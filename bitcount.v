==> flow/design.v <==
module bitcount
#(	
	parameter N = 8,
	parameter K = 4
)
(
	input clk,
	input rst_n,
	input  [N-1:0] A,
	input A_en,
	output reg [K-1:0] B,
	output reg B_finish
);
parameter s0 = 4'd0;
parameter s1 = 4'd1;
parameter s2 = 4'd2;
parameter s3 = 4'd3;
parameter s4 = 4'd4;
parameter s5 = 4'd5;
parameter s6 = 4'd6;
parameter s7 = 4'd7;
parameter s8 = 4'd8;
reg [3:0]state;
reg [N-1:0] A_r;
reg [K-1:0] cnt;
always @(posedge clk or negedge rst_n) begin
	if(!rst_n) begin
		state <= s0;
		B <= 0;
		cnt <= 0;
		B_finish<=0;
		A_r <= 0;
	end 
	else  begin 
		case(state) 
			s0: begin
					B_finish <= 0;
					if(A_en == 1) begin
						B <= 0;
						A_r <= A;
						state <= s1;
					end 
					else begin
						state <= s0;	
					end 
			end 
			s1: begin
					if(A_r[0] == 1)
						B <= B + 1;
					else 
						B <= B ;
					state <= s2;
			end 
			s2: begin 
					if(cnt < N) begin
						A_r[N-1:0] <= {1'b0, A_r[N-1 :1]};
						cnt <= cnt+1;
						state <= s1;
					end 
					else  begin
						state <= s4;
					end 
			end 
			s4: begin
					B_finish <= 1;
					state <= s0;
			end 
		endcase
	end 
end 
endmodule 
# == Step by step through the tools: bitcount ==
# What the tools print for bitcount, step after step.
# Lines are those of the file above, counted from 1.
# A cell with n/a has no value.
# setup
top_module,bitcount
clock,clk
library,sky130hd
lib_corner,tt_025C_1v80

# == After elaboration ==
# Source: Yosys, flattened and elaborated, memories not mapped. Widths are those after wreduce. Registers that Yosys merges into a memory's read port (data or address) are not register bits. Print and check cells do not count. Equal cells are merged and count once.
# op_classes
cmp,1
muxes,10
n_eq,6
reduce_and_logical,8
add_sub_neg,2
# op_table
op,count
parallel mux 8 bit (select 2 bit),1
parallel mux 4 bit (select 4 bit),1
2-to-1 mux 8 bit,2
adder 4 x 1 -> 4 bit (second input constant),2
parallel mux 4 bit (select 2 bit),1
2-to-1 mux 4 bit,2
!= test 2 bit (second input constant),3
nonzero test 2 bit,3
AND reduction 3 bit,2
equality test 4 x 1 -> 1 bit (second input constant),1
equality test 4 x 2 -> 1 bit (second input constant),1
equality test 4 x 3 -> 1 bit (second input constant),1
less-than comparator 4 bit (second input constant),1
logical NOT 4 bit,1
nonzero test 4 bit,1
2-to-1 mux 3 bit,1
AND reduction 2 bit,1
parallel mux 1 bit (select 2 bit),1
2-to-1 mux 1 bit,1
# word_totals
word_cells,32
input_bits,11
ff_bits,21
out_inout_bits,5

# == Longest topological paths ==
# Yosys ltp: most cells in a row. Word level: on the elaborated netlist, between registers, memories and ports. Mapped: between sequential cells and ports; inverters and the memories' decode and read muxes count.
# logic_depth
depth_word,3
abc_area,0
ltp_mapped,4

# == Mapped cells and area ==
# The flow's flattened synthesis, as Yosys stat reports it; memories are mapped. The netlist is that of the ABC_AREA named above (0 if unset); the other value can give another one.
# types
type,count,type_area_um2
sky130_fd_sc_hd__dfrtp_1,20,500.48
sky130_fd_sc_hd__mux2_2,13,146.39
sky130_fd_sc_hd__nand2_1,10,37.536
sky130_fd_sc_hd__dfstp_2,1,26.275
sky130_fd_sc_hd__ha_1,2,25.024
sky130_fd_sc_hd__nand2b_1,3,18.768
sky130_fd_sc_hd__a22o_1,2,17.517
sky130_fd_sc_hd__xnor2_1,2,17.517
sky130_fd_sc_hd__nor3_4,1,16.266
sky130_fd_sc_hd__o21ai_0,3,15.014
sky130_fd_sc_hd__nor2b_1,2,12.512
sky130_fd_sc_hd__buf_6,1,11.261
sky130_fd_sc_hd__inv_1,3,11.261
sky130_fd_sc_hd__mux2_1,1,11.261
sky130_fd_sc_hd__a41o_1,1,10.01
sky130_fd_sc_hd__mux2i_1,1,10.01
sky130_fd_sc_hd__nand3_1,2,10.01
sky130_fd_sc_hd__or4b_1,1,10.01
# Other cell types: 13; their cells: 14.
# mapped
seqArea_um2,526.8
mapped_cells,83
ffs,21
area_um2,992.2

# == Path before layout ==
# Source: OpenSTA report_checks on the synthesized netlist (no wires, ideal clock, input and output delay 20% of the period each), path of least setup slack; recovery checks are left aside. Register names are those of the netlist, which keeps one name where synthesis merged equal registers.
# synth_path
kind,register -> register
startpoint,register state
endpoint,register A_r[1]
n_path_buf,1
t_arrival_ns,1.292
path_delay_ns,1.420
driving_pins,4
t_required_ns,1.552
setup_slack_ns,0.261
setup_ns,0.128
tclk_ns,1.68
period_less_setup_slack_ns,1.419
# "path_delay_ns" = arrival - input delay + setup time.
# "driving_pins" counts driving pins, that of a launching flip-flop among them; a cell with two outputs on the path counts twice.
# "period_less_setup_slack_ns" is the clock period less the worst setup slack; recovery checks do not enter. This is arithmetic on one report: input and output delays are still those of the set period (20% each).
# Where an end lacks its bit number, it is one bit of the signal, or one of the new flip-flops if synthesis recoded a state register.
# At most two assigning lines are given for a register; there are more.
# synth_via
cell_sequence,sky130_fd_sc_hd__dfrtp_1 > sky130_fd_sc_hd__buf_1 > sky130_fd_sc_hd__mux2_2 > sky130_fd_sc_hd__mux2_1
# synth_rtl
item,line_no,source
"start, declared",23,reg [3:0]state;
"start, assigned",28,state <= s0;
"start, assigned",41,state <= s1;
"end, assigned",32,A_r <= 0;
"end, assigned",56,"A_r[N-1:0] <= {1'b0, A_r[N-1 :1]};"
"end, declared",24,reg [N-1:0] A_r;
# Chain of elaborated cells between the ends: none given.

# == Path in the finished layout ==
# Path of least setup slack in the final report of stored run 1 (OpenROAD, finished layout, wires in). Where an end is a register, its clock arrival counts in the times.
# layout_path
kind,input -> register
startpoint,input port A_en
endpoint,register A_r[3]
driving_pins,5
t_required_ns,2.82
tclk_ns,2.67
t_arrival_ns,2.05
n_path_buf,2
in_delay_ns,0.53
setup_slack_ns,0.77
setup_ns,0.11
# The rows between start and end are the longest chain of elaborated cells between them; the timing report does not say that the signal goes this way. Where chains are equally long, one stands for them.
# A line is the first line of the expression or statement that the cell stems from. Yosys adds cells for indexed reads and writes and turns some case tables into memories.
# At most two assigning lines are given for a register; there are more.
# layout_via
cell_sequence,sky130_fd_sc_hd__clkdlybuf4s50_1 > sky130_fd_sc_hd__nor2b_1 > sky130_fd_sc_hd__buf_6 > sky130_fd_sc_hd__nor3_4 > sky130_fd_sc_hd__mux2_2
elab_chain_len,2
# layout_rtl
item,line_no,source
"start, declared",10,"input A_en,"
2-to-1 mux 8 bit,38,if(A_en == 1) begin
parallel mux 8 bit (select 2 bit),35,case(state)
"end, assigned",32,A_r <= 0;
"end, assigned",56,"A_r[N-1:0] <= {1'b0, A_r[N-1 :1]};"
"end, declared",24,reg [N-1:0] A_r;

Add stored flow runs of bitcount

Design bitcount on sky130hd. What follows are 2 stored runs of the flow, each under its own settings; their order means nothing. The constraints put input and output delay at 20% of the set period each and load the outputs with 0.01 pF.
"clock_period_reached_ns" = clock period - worst setup slack. The figure is calculated, with input and output delays left at 20% of the set period.
"worstPathTime_ns" is the time allowed to the run's worst setup path (the clock period less input and output delay, where it has them) less its slack. Clock arrival times count: a late capture clock shortens it, a late launch clock lengthens it.

Stored run 1, flow files:
==> flow/run.sh <==
#!/bin/bash
# the make line also repeats the synthesis and layout settings of config.mk as NAME=value (left out here)
make -C /OpenROAD-flow-scripts/flow DESIGN_CONFIG=/design/flow/config.mk WORK_HOME=/design/flow/orfs CLKGATE_MAP_FILE= finish
==> flow/config.mk <==
export PLATFORM = sky130hd
export DESIGN_NAME = bitcount
export DESIGN_NICKNAME = bitcount
export VERILOG_FILES = /design/flow/design.v
export SDC_FILE = /design/flow/constraint.sdc
export NUM_CORES = 4
export LEC_CHECK = 0
export CAP_MARGIN = 20
export CORE_ASPECT_RATIO = 0.55
export CORE_MARGIN = 2
export CORE_UTILIZATION = 30
export CTS_CLUSTER_DIAMETER = 173
export GPL_ROUTABILITY_DRIVEN = 0
export GPL_TIMING_DRIVEN = 0
export PLACE_DENSITY_LB_ADDON = 0.24
export SLEW_MARGIN = 15
export TNS_END_PERCENT = 60
==> flow/constraint.sdc <==
create_clock -name core_clock -period 2.67 [get_ports {clk}]
set_input_delay 0.5340 -clock core_clock [delete_from_list [all_inputs] [get_ports {clk}]]
set_output_delay 0.5340 -clock core_clock [all_outputs]
set_load 0.01 [all_outputs]

==> results of stored run 1, as CSV <==
result,value
worstPathTime_ns,1.37
worst_path_kind,"input -> register"
yosys.chip_area_um2,992.2
die_um2,3804.1
setup_tns_ns,0.000
cell_area_final_um2,1251.2
worstSetupSlack_ns,0.768
clock_period_reached_ns,1.902
layout_utilization_frac,0.399

Stored run 2, flow files:
==> flow/run.sh <==
#!/bin/bash
# the make line also repeats the synthesis and layout settings of config.mk as NAME=value (left out here)
make -C /OpenROAD-flow-scripts/flow DESIGN_CONFIG=/design/flow/config.mk WORK_HOME=/design/flow/orfs CLKGATE_MAP_FILE= finish
==> flow/config.mk <==
export PLATFORM = sky130hd
export DESIGN_NAME = bitcount
export DESIGN_NICKNAME = bitcount
export VERILOG_FILES = /design/flow/design.v
export SDC_FILE = /design/flow/constraint.sdc
export NUM_CORES = 4
export LEC_CHECK = 0
export CAP_MARGIN = 25
export CORE_MARGIN = 2
export CORE_UTILIZATION = 41
export CTS_CLUSTER_SIZE = 32
export GPL_TIMING_DRIVEN = 0
export MIN_ROUTING_LAYER = met1
export PLACE_DENSITY = 0.7
export SETUP_SLACK_MARGIN = -0.02
export SLEW_MARGIN = 20
==> flow/constraint.sdc <==
create_clock -name core_clock -period 1.02 [get_ports {clk}]
set_input_delay 0.2040 -clock core_clock [delete_from_list [all_inputs] [get_ports {clk}]]
set_output_delay 0.2040 -clock core_clock [all_outputs]
set_load 0.01 [all_outputs]

==> results of stored run 2, as CSV <==
result,value
worstPathTime_ns,1.44
worst_path_kind,"register -> register"
yosys.chip_area_um2,992.2
die_um2,2829.7
setup_tns_ns,-4.605
cell_area_final_um2,1378.8
worstSetupSlack_ns,-0.421
clock_period_reached_ns,1.441
layout_utilization_frac,0.612
